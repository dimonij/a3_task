==> flow/design.v <==
module A3_task
#( parameter DESER_W = 8 )
(
  input logic                clk_i, srst_i, 
  input logic                data_val_i, 
  input logic                data_i,
  output logic [DESER_W-1:0] deser_data_o,
  output logic               deser_data_val_o
);  
logic [DESER_W-1:0]             data_temp;
logic                           sh_flag, start_flag;
logic [$clog2( DESER_W ) + 1:0] sh_count;
always_ff @( posedge clk_i )
  begin
    if ( srst_i ) 
      begin
        data_temp        <= 0;
        deser_data_o     <= 0;
        deser_data_val_o <= 0;
        sh_count         <= 0;
        sh_flag          <= 0;
      end
    else 
      if ( ( data_val_i ) && ( sh_count <= ( DESER_W -1 ) ) )
        begin
          data_temp[ ( ( DESER_W - 1 ) - sh_count ) ] <= data_i;
          if ( sh_count == ( DESER_W - 1 ) )
            sh_flag <= 1;
          sh_count  <= sh_count + 1;
        end
      else 
        if ( sh_flag )
          begin
            deser_data_o     <= data_temp;
            deser_data_val_o <= 1;
            sh_flag          <= 0;
          end
        else  
          begin
            deser_data_val_o <= 0;
            sh_count         <= 0;
            data_temp        <= 0;
            deser_data_o     <= 0;
          end
  end
endmodule
module A3_task_top
#( parameter DESER_W = 8 )
(
  input logic                clk_i, srst_i,
  input logic                data_val_i,
  input logic                data_i,
  output logic [DESER_W-1:0] deser_data_o,
  output logic               deser_data_val_o
);
logic               srst_i_buf;
logic               data_val_i_buf;
logic               data_i_buf;
logic [DESER_W-1:0] deser_data_o_buf;  
logic               deser_data_val_o_buf;
A3_task #( DESER_W ) A3_task_core_unit
(
  .clk_i            ( clk_i ),
  .srst_i           ( srst_i_buf ),
  .data_val_i       ( data_val_i_buf ),
  .data_i           ( data_i_buf ),
  .deser_data_o     ( deser_data_o_buf ),
  .deser_data_val_o ( deser_data_val_o_buf )
);
always_ff @( posedge clk_i )
  begin
    srst_i_buf       <= srst_i;
    data_val_i_buf   <= data_val_i;
    data_i_buf       <= data_i;
    deser_data_o     <= deser_data_o_buf;
    deser_data_val_o <= deser_data_val_o_buf;
  end
endmodule
* Step by step through the tools: A3_task_top *
The steps from the RTL of A3_task_top to its reports follow in flow order.
Lines are those of the file above, counted from 1.
Operators: Yosys type, input widths -> output width; for muxes data width and select width s.
The mark -- stands for no value.

design
  top = A3_task_top
  clock port = clk_i
  library = sky130hd
  corner = tt_025C_1v80

* Elaborated design *
Counts by Yosys on the flattened word-level netlist (proc, flatten, opt, wreduce; memories kept). Register bits leave out memories and registers merged into their read ports (data or address). Print and check cells are left out. Cells with the same type and inputs are merged into one.

storage and ports
  output and inout port bits = 9
  cells after elaboration = 30
  register bits after elaboration = 35

operators by class
  add/sub/neg operators = 3
  reductions and logical operators = 1
  $lt $le $gt $ge = 1
  muxes and demuxes = 7
  eq/ne operators = 3
  bitwise logic cells = 3
  shift operators = 2

operator list
  operator                number
  $shift 1x33->8          1
  $shift 1x33->8 const A  1
  $neg 32->33             1
  $mux 8                  2
  $mux 5                  2
  $and 8x8->8             1
  $or 8x8->8              1
  $not 8->8               1
  $sub 3x5->6 const A     1
  $add 5x1->5 const B     1
  $le 5x3->1 const B      1
  $eq 5x3->1 const B      1
  $ne 2x2->1 const B      2
  $mux 1                  3
  $logic_and 1x1->1       1

* Longest topological paths *
Yosys ltp: most cells in a row. Word level: on the elaborated netlist, between registers, memories and ports. Mapped: between sequential cells and ports; inverters and the memories' decode and read muxes count.

logic depth
  depth after elaboration = 7
  ABC_AREA = 0
  gate-level depth with buffers = 11

* Synthesis result *
Yosys stat after the flow's synthesis: flattened, memories mapped to cells. It holds for the ABC_AREA given above (unset counts as 0); a run with the other value may have another netlist.

cells by type
  cell type                  number
  sky130_fd_sc_hd__dfxtp_1   35
  sky130_fd_sc_hd__ha_1      10
  sky130_fd_sc_hd__nand2_1   29
  sky130_fd_sc_hd__o211ai_1  12
  sky130_fd_sc_hd__nand4_1   6
  sky130_fd_sc_hd__nor4b_2   2
  sky130_fd_sc_hd__a22o_1    3
  sky130_fd_sc_hd__nor2_1    7
  sky130_fd_sc_hd__xor2_1    3
  sky130_fd_sc_hd__buf_2     5
  sky130_fd_sc_hd__nand3b_1  3
  sky130_fd_sc_hd__and4b_1   2
  sky130_fd_sc_hd__inv_1     5
  sky130_fd_sc_hd__nand3_1   3
  sky130_fd_sc_hd__nor3_1    3
  sky130_fd_sc_hd__and3_1    2
  sky130_fd_sc_hd__and4bb_2  1
  sky130_fd_sc_hd__mux2_2    1

Not listed: further types 27, cells in them 30.

mapped netlist
  mapped flip-flops = 35
  synthesis area = 1,534.0 um2
  standard cells after synthesis = 162
  sequential part of the area = 700.7 um2
  buffer cells = 8

The figures by module come from a second, unflattened synthesis with its own total; it is not the netlist above.

second synthesis, totals
  cell total of the unflattened synthesis = 162
  area total of the unflattened synthesis = 1,557.7 um2

Rows give one instance, submodules left out.

by module
  module               seq. area (um2)  cells  instances  area (um2)
  A3_task (DESER_W=8)  460.4            150    1          1,317.5
  A3_task_top          240.2            12     1          240.2

* Timing after synthesis *
Path of least setup slack by OpenSTA after synthesis, without wires, with an ideal clock, recovery checks aside; 20% of the period is set as input and as output delay. Where synthesis merged equal registers, the netlist keeps one of their names.

path after synthesis
  path type = register to register
  start = reg A3_task_core_unit.sh_count[3]
  end = reg A3_task_core_unit.data_temp[0]
  arrival = 2,497 ps
  clock period = 3,360 ps
  driving pins on the path = 11
  launch time at the first pin = 0 ps
  setup time = 123 ps
  slack = 740 ps
  path delay = 2,620 ps
  synthesis period reached = 2,620 ps

"path delay" = arrival - input delay + setup time.
"driving pins on the path": output pins that drive a net of the path, with the launching flip-flop's if there is one; two outputs of one cell count as two.
"synthesis period reached" is the clock period less the worst setup slack; recovery checks do not enter. This is arithmetic on one report: input and output delays are still those of the set period (20% each).
The rows between start and end are the longest chain of elaborated cells between them; the timing report does not say that the signal goes this way. Where chains are equally long, one stands for them.
A line is the first line of the expression or statement that the cell stems from. Yosys adds cells for indexed reads and writes and turns some case tables into memories.
At most two assigning lines are given for a register; there are more.
Where a signal picks the word or bit written, the line may be left out of the assigning lines.

on the way, after synthesis
  cells stage by stage = sky130_fd_sc_hd__dfxtp_1 sky130_fd_sc_hd__buf_2 sky130_fd_sc_hd__inv_1 sky130_fd_sc_hd__ha_1 sky130_fd_sc_hd__nand4_1 sky130_fd_sc_hd__ha_1 sky130_fd_sc_hd__or4b_1 sky130_fd_sc_hd__nor4_1 sky130_fd_sc_hd__o2111ai_1 sky130_fd_sc_hd__a21oi_1 sky130_fd_sc_hd__o22ai_1
  length of the longest elaborated chain = 7
  elaborated cells between the ends (all ways) = 10
  source lines of those cells = 2
  classes of those cells = add/sub (2); compare (1); shift (2); mux (1); logic (3); reduce/logical (1)

RTL lines, path after synthesis
  element             RTL line  source
  start: declaration  12        logic [$clog2( DESER_W ) + 1:0] sh_count;
  start: assignment   20        sh_count         <= 0;
  start: assignment   29        sh_count  <= sh_count + 1;
  $sub 3x5->6         26        data_temp[ ( ( DESER_W - 1 ) - sh_count ) ] <= data_i;
  $neg 32->33         26
  $shift 1x33->8      26
  $not 8->8           26
  $and 8x8->8         26
  $or 8x8->8          26
  $mux 8              24        if ( ( data_val_i ) && ( sh_count <= ( DESER_W -1 ) ) )
  end: assignment     17        data_temp        <= 0;
  end: assignment     42        data_temp        <= 0;
  end: declaration    10        logic [DESER_W-1:0]             data_temp;

* Worst path after layout *
Path of least setup slack in the final report of stored run 1 (OpenROAD, finished layout, wires in). Where an end is a register, its clock arrival counts in the times.
The report prints the path's times to 10 ps; the period is as set.

path post-layout
  path type = register to register
  start = reg A3_task_core_unit.sh_count[3]
  end = reg A3_task_core_unit.data_temp[0]
  slack = -590 ps
  setup time = 110 ps
  launch time at the first pin = 330 ps
  arrival = 2,560 ps
  clock period = 1,750 ps
  driving pins on the path = 11

The rows between start and end are the longest chain of elaborated cells between them; the timing report does not say that the signal goes this way. Where chains are equally long, one stands for them.
At most two assigning lines are given for a register; there are more.
Where a signal picks the word or bit written, the line may be left out of the assigning lines.

on the way, post-layout
  cells stage by stage = sky130_fd_sc_hd__dfxtp_2 sky130_fd_sc_hd__inv_6 sky130_fd_sc_hd__ha_4 sky130_fd_sc_hd__nand4_1 sky130_fd_sc_hd__buf_4 sky130_fd_sc_hd__ha_4 sky130_fd_sc_hd__or4b_1 sky130_fd_sc_hd__nor4_2 sky130_fd_sc_hd__o2111ai_1 sky130_fd_sc_hd__a21oi_1 sky130_fd_sc_hd__o22ai_1
  length of the longest elaborated chain = 7
  elaborated cells between the ends (all ways) = 10
  source lines of those cells = 2
  classes of those cells = add/sub (2); compare (1); shift (2); mux (1); logic (3); reduce/logical (1)

RTL lines, path post-layout
  element             RTL line  source
  start: declaration  12        logic [$clog2( DESER_W ) + 1:0] sh_count;
  start: assignment   20        sh_count         <= 0;
  start: assignment   29        sh_count  <= sh_count + 1;
  $sub 3x5->6         26        data_temp[ ( ( DESER_W - 1 ) - sh_count ) ] <= data_i;
  $neg 32->33         26
  $shift 1x33->8      26
  $not 8->8           26
  $and 8x8->8         26
  $or 8x8->8          26
  $mux 8              24        if ( ( data_val_i ) && ( sh_count <= ( DESER_W -1 ) ) )
  end: assignment     17        data_temp        <= 0;
  end: assignment     42        data_temp        <= 0;
  end: declaration    10        logic [DESER_W-1:0]             data_temp;

Module A3_task_top, platform sky130hd: 2 stored runs of the flow (Yosys, OpenROAD) with differing settings, in no particular order. Input and output delays are each 20% of the period that was set; the output load is 0.01 pF.
"period reached" means the clock period less the worst setup slack. The figure is calculated, with input and output delays left at 20% of the set period.
"total power after layout": no workload was simulated; the value follows from the tool's default switching activity.
Among the settings, -- means not set for that run.

name                                   stored run 1  stored run 2
period_ns                              1.75          2.55
CORE_UTILIZATION                       45            20
SETUP_SLACK_MARGIN                     0.42          --
PLACE_DENSITY_LB_ADDON                 0.1           --
CORE_MARGIN                            8             2
TNS_END_PERCENT                        30            --
GPL_TIMING_DRIVEN                      1             --
GPL_ROUTABILITY_DRIVEN                 1             0
CTS_CLUSTER_SIZE                       92            --
CTS_CLUSTER_DIAMETER                   337           371
CAP_MARGIN                             5             20
MIN_ROUTING_LAYER                      met2          --
SLEW_MARGIN                            20            20
PLACE_DENSITY                          --            0.89
CELL_PAD_IN_SITES_GLOBAL_PLACEMENT     --            3
post-route utilization                 0.629         0.268
worst setup slack after layout (ps)    -587          188
standard-cell area after layout (um2)  2,082.0       1,964.4
full die area (um2)                    5,533.1       8,386.0
period reached (ps)                    2,337         2,362
chip area in the Yosys report (um2)    1,534.0       1,534.0
final worst hold slack (ps)            356           351
total power after layout (mW)          1.331         0.9817
