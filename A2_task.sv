==> flow/design.v <==
module A2_task
#( parameter WIDTH = 8, VAL_BITS = 3 )
(
  input logic                 clk_i, srst_i, 
  input logic                 data_val_i,
  input logic  [WIDTH-1:0]    data_i,
  input logic  [VAL_BITS-1:0] data_mod_i,
  output logic                ser_data_o,
  output logic                ser_data_val_o,
  output logic                busy_o
);  
logic          [WIDTH-1:0]    data_temp;
logic          [VAL_BITS-1:0] val_width;
logic                         sh_flag, start_flag;
logic [VAL_BITS:0]  sh_count;
always_comb
  begin
    start_flag = 0;
      if ( ( data_val_i ) & ( !busy_o ) & ( data_mod_i >= 3 ) ) 
        begin
          start_flag = 1;
        end
  end
always_ff @( posedge clk_i )
begin
  if ( srst_i ) 
    begin
      data_temp      <= 0;
      val_width      <= 0;
      ser_data_o     <= 0;
      ser_data_val_o <= 0;
      busy_o         <= 0;
      sh_count       <= 0;
      sh_flag        <= 0;
    end
  else 
    if ( start_flag )
      begin
        data_temp <= data_i;
        val_width <= data_mod_i - 1;
        busy_o    <= 1;
        sh_count  <= 0;
      end
  if ( ( busy_o ) & ( sh_count <= val_width ) ) 
    begin
      ser_data_val_o <= 1;
      sh_flag        <= 1;
      ser_data_o     <= data_temp[ ( ( WIDTH-1 ) - sh_count ) ];
      sh_count       <= sh_count + 1;
    end
  else 
    if ( sh_flag ) 
      begin
        ser_data_val_o <= 0;
        busy_o         <= 0;
        sh_flag        <= 0;
        ser_data_o     <= 0;
      end
end
endmodule
* Step by step through the tools: A2_task
Tool output for the design above, in the order of the flow. Line numbers count from 1 in the design file above. Cell names lack the library's common part. A cell with -- has no value.
Design: top A2_task, clock input clk_i, cell library sky130hd, corner tt_025C_1v80

* After elaboration
Counts by Yosys on the flattened word-level netlist (proc, flatten, opt, wreduce; memories kept). Register bits leave out memories and registers merged into their read ports (data or address). Print and check cells are left out. Cells with the same type and inputs are merged into one.
Operators by class: shifts and indexed selects 1, reductions and logical operators 4, multiplexer cells 11, bitwise gates (word level) 3, order comparisons 2, add/subtract/negate cells 3
Operator list (count):
- 4-bit two-way mux | 3
- 8-bit by 5-bit variable part select with 1-bit output | 1
- 1-bit two-way mux | 8
- 3-bit nonzero test | 2
- 3-bit by 4-bit subtractor with 5-bit output (first input constant) | 1
- 4-bit by 1-bit adder with 4-bit output (second input constant) | 1
- 4-bit by 3-bit less-or-equal comparator with 1-bit output | 1
- 1-bit AND | 3
- 3-bit by 1-bit subtractor with 3-bit output (second input constant) | 1
- 3-bit by 2-bit >= comparator with 1-bit output (second input constant) | 1
- 2-bit nonzero test | 1
- 1-bit logical NOT | 1
Storage and ports: register bits after elaboration 19, bits of input ports 14, elaborated cells 31

* Depth
Longest topological path by Yosys (ltp), each cell counted once; first at word level (registers and memories cut), then after technology mapping (sequential cells cut; the memories' decode and read muxes count).
Logic depth: depth in word-level cells 8, ABC_AREA 1, gate-level depth with buffers 12, depth with buffers taken out 11

* Mapped cells and area
Source: synth_stat.txt of the flow (Yosys; design flattened, memories mapped). It holds for the ABC_AREA given above (unset counts as 0); a run with the other value may have another netlist. The area totals of this step are shown rounded.
Synthesis totals: cells in the netlist 119, chip area (Yosys) 952 um^2, flip-flops 19
Cells by type:
- dfxtp_1 | count 14, area in all 280.269 um^2
- edfxtp_1 | count 5, area in all 150.144 um^2
- nor2_1 | count 21, area in all 78.826 um^2
- ha_1 | count 6, area in all 75.072 um^2
- nand2_1 | count 18, area in all 67.565 um^2
- inv_1 | count 15, area in all 56.304 um^2
- o21ai_0 | count 11, area in all 55.053 um^2
- nand3_1 | count 8, area in all 40.038 um^2
- buf_6 | count 3, area in all 33.782 um^2
- a21oi_1 | count 6, area in all 30.029 um^2
- xor2_1 | count 2, area in all 17.517 um^2
- nand2_2 | count 2, area in all 12.512 um^2
- a21oi_2 | count 1, area in all 8.758 um^2
- o21ai_2 | count 1, area in all 8.758 um^2
- xnor2_1 | count 1, area in all 8.758 um^2
- nand3b_1 | count 1, area in all 7.507 um^2
- nand4_1 | count 1, area in all 6.256 um^2
- nor2_2 | count 1, area in all 6.256 um^2
Not listed: further types 2, cells in them 2.

* Timing after synthesis
Source: OpenSTA report_checks on the synthesized netlist (no wires, ideal clock, input and output delay 20% of the period each), path of least setup slack; recovery checks are left aside. Register names are those of the netlist, which keeps one name where synthesis merged equal registers.
Path after synthesis: kind register -> register, from register sh_count[0], to register sh_count[0], path delay 1597 ps, setup slack 863 ps, stages on the path 12, clock period 2460 ps, launch time at the first pin 0 ps, setup time 312 ps, data arrival time 1285 ps, path buffers 1, period reached after synthesis 1597 ps
"path delay" = arrival - input delay + setup time. "stages on the path" counts driving pins, that of a launching flip-flop among them; a cell with two outputs on the path counts twice. "period reached after synthesis" = period - worst setup slack (recovery checks aside). The figure is calculated, with input and output delays left at 20% of the set period. The rows between start and end are the longest chain of elaborated cells between them; the timing report does not say that the signal goes this way. Where chains are equally long, one stands for them. A line is the first line of the expression or statement that the cell stems from. Yosys adds cells for indexed reads and writes and turns some case tables into memories. A register here has more assigning lines than the two given. Only ways into the end's enable, where the timed path ends, are counted here.
Between the ends, after synthesis: cells stage by stage edfxtp_1 > buf_6 > inv_1 > ha_1 > inv_1 > nand2_1 > nand2_1 > nand2_1 > nand2_1 > nand2_1 > nand2_2 > nand3_1, cells in the longest elaborated chain 3, elaborated cells between the ends (all ways) 3, classes of those cells 1 x compare; 1 x logic; 1 x reduce/logical
Ends and longest elaborated chain, after synthesis:
- start: declaration | RTL line 15 | logic [VAL_BITS:0]  sh_count;
- start: assignment | RTL line 33 | sh_count       <= 0;
- start: assignment | RTL line 49 | sh_count       <= sh_count + 1;
- 4-bit by 3-bit less-or-equal comparator with 1-bit output | RTL line 44 | if ( ( busy_o ) & ( sh_count <= val_width ) )
- 1-bit AND | RTL line 44
- 3-bit nonzero test
- end: assignment | RTL line 42 | sh_count  <= 0;
- end: assignment | RTL line 49
- end: declaration | RTL line 15

* Worst path after layout
From the final timing report of run B: the path of least setup slack in the routed layout; clock arrival at registers is part of the times. The report prints the path's times to 10 ps; the period is as set.
Path post-layout: kind register -> output, from register busy_o, to output port busy_o, stages on the path 2, setup slack 1100 ps, data arrival time 1320 ps, launch time at the first pin 300 ps, clock period 3030 ps, path buffers 1, external output delay 610 ps
A register here has more assigning lines than the two given.
Between the ends, post-layout: cells stage by stage dfxtp_1 > clkdlybuf4s50_1, cells in the longest elaborated chain 0, elaborated cells between the ends (all ways) 0
Ends and longest elaborated chain, post-layout:
- start: declaration | RTL line 10 | output logic                busy_o
- start: assignment | RTL line 32 | busy_o         <= 0;
- start: assignment | RTL line 41 | busy_o    <= 1;
- end: declaration | RTL line 10

Record of 2 stored runs of the RTL-to-layout flow on A2_task, platform sky130hd. The runs are unordered. Constraints: input delay and output delay 20% of the set period each, output load 0.01 pF.
"period achieved": clock period set for the run, less the worst setup slack. It is reckoned from that one timing run; input and output delays stay at 20% of the period that was set.
"critical setup path time" is the time allowed to the run's worst setup path (the clock period less input and output delay, where it has them) less its slack. Clock arrival times count: a late capture clock shortens it, a late launch clock lengthens it.
"power": no workload was simulated; the value follows from the tool's default switching activity.
"critical setup path time" is given in steps of 10 ps.
The results are shown rounded.

[run A] flow files
==> flow/run.sh <==
#!/bin/bash
# the make line also repeats the synthesis and layout settings of config.mk as NAME=value (left out here)
make -C /OpenROAD-flow-scripts/flow DESIGN_CONFIG=/design/flow/config.mk WORK_HOME=/design/flow/orfs CLKGATE_MAP_FILE= finish
==> flow/config.mk <==
export PLATFORM = sky130hd
export DESIGN_NAME = A2_task
export DESIGN_NICKNAME = A2_task
export VERILOG_FILES = /design/flow/design.v
export SDC_FILE = /design/flow/constraint.sdc
export NUM_CORES = 4
export LEC_CHECK = 0
export CAP_MARGIN = 20
export CELL_PAD_IN_SITES_DETAIL_PLACEMENT = 1
export CORE_MARGIN = 2
export CORE_UTILIZATION = 66
export CTS_CLUSTER_SIZE = 81
export PLACE_DENSITY_LB_ADDON = 0.24
export SETUP_SLACK_MARGIN = 0.55
export SLEW_MARGIN = 20
export TNS_END_PERCENT = 40
==> flow/constraint.sdc <==
create_clock -name core_clock -period 3.35 [get_ports {clk_i}]
set_input_delay 0.6700 -clock core_clock [delete_from_list [all_inputs] [get_ports {clk_i}]]
set_output_delay 0.6700 -clock core_clock [all_outputs]
set_load 0.01 [all_outputs]

[run A] result: no final report: placement broke off with DPL-0033

[run B] flow files
==> flow/run.sh <==
#!/bin/bash
# the make line also repeats the synthesis and layout settings of config.mk as NAME=value (left out here)
make -C /OpenROAD-flow-scripts/flow DESIGN_CONFIG=/design/flow/config.mk WORK_HOME=/design/flow/orfs CLKGATE_MAP_FILE= finish
==> flow/config.mk <==
export PLATFORM = sky130hd
export DESIGN_NAME = A2_task
export DESIGN_NICKNAME = A2_task
export VERILOG_FILES = /design/flow/design.v
export SDC_FILE = /design/flow/constraint.sdc
export NUM_CORES = 4
export LEC_CHECK = 0
export ABC_AREA = 1
export CAP_MARGIN = 20
export CELL_PAD_IN_SITES_DETAIL_PLACEMENT = 1
export CORE_MARGIN = 2
export CORE_UTILIZATION = 35
export MAX_ROUTING_LAYER = met5
export SETUP_SLACK_MARGIN = 0.65
export SLEW_MARGIN = 20
==> flow/constraint.sdc <==
create_clock -name core_clock -period 3.03 [get_ports {clk_i}]
set_input_delay 0.6060 -clock core_clock [delete_from_list [all_inputs] [get_ports {clk_i}]]
set_output_delay 0.6060 -clock core_clock [all_outputs]
set_load 0.01 [all_outputs]

[run B] result: area of the die 3150 um^2; worst hold slack in the final report 469 ps; critical setup path time 1320 ps; kind of the worst setup path register -> output; area of the standard cells in the finished layout 1140 um^2; sum of negative setup slack 0 ps; power 834 uW; utilization 45.1 %; synthesized cell area 952 um^2; period achieved 1931 ps; setup slack of the critical path 1100 ps
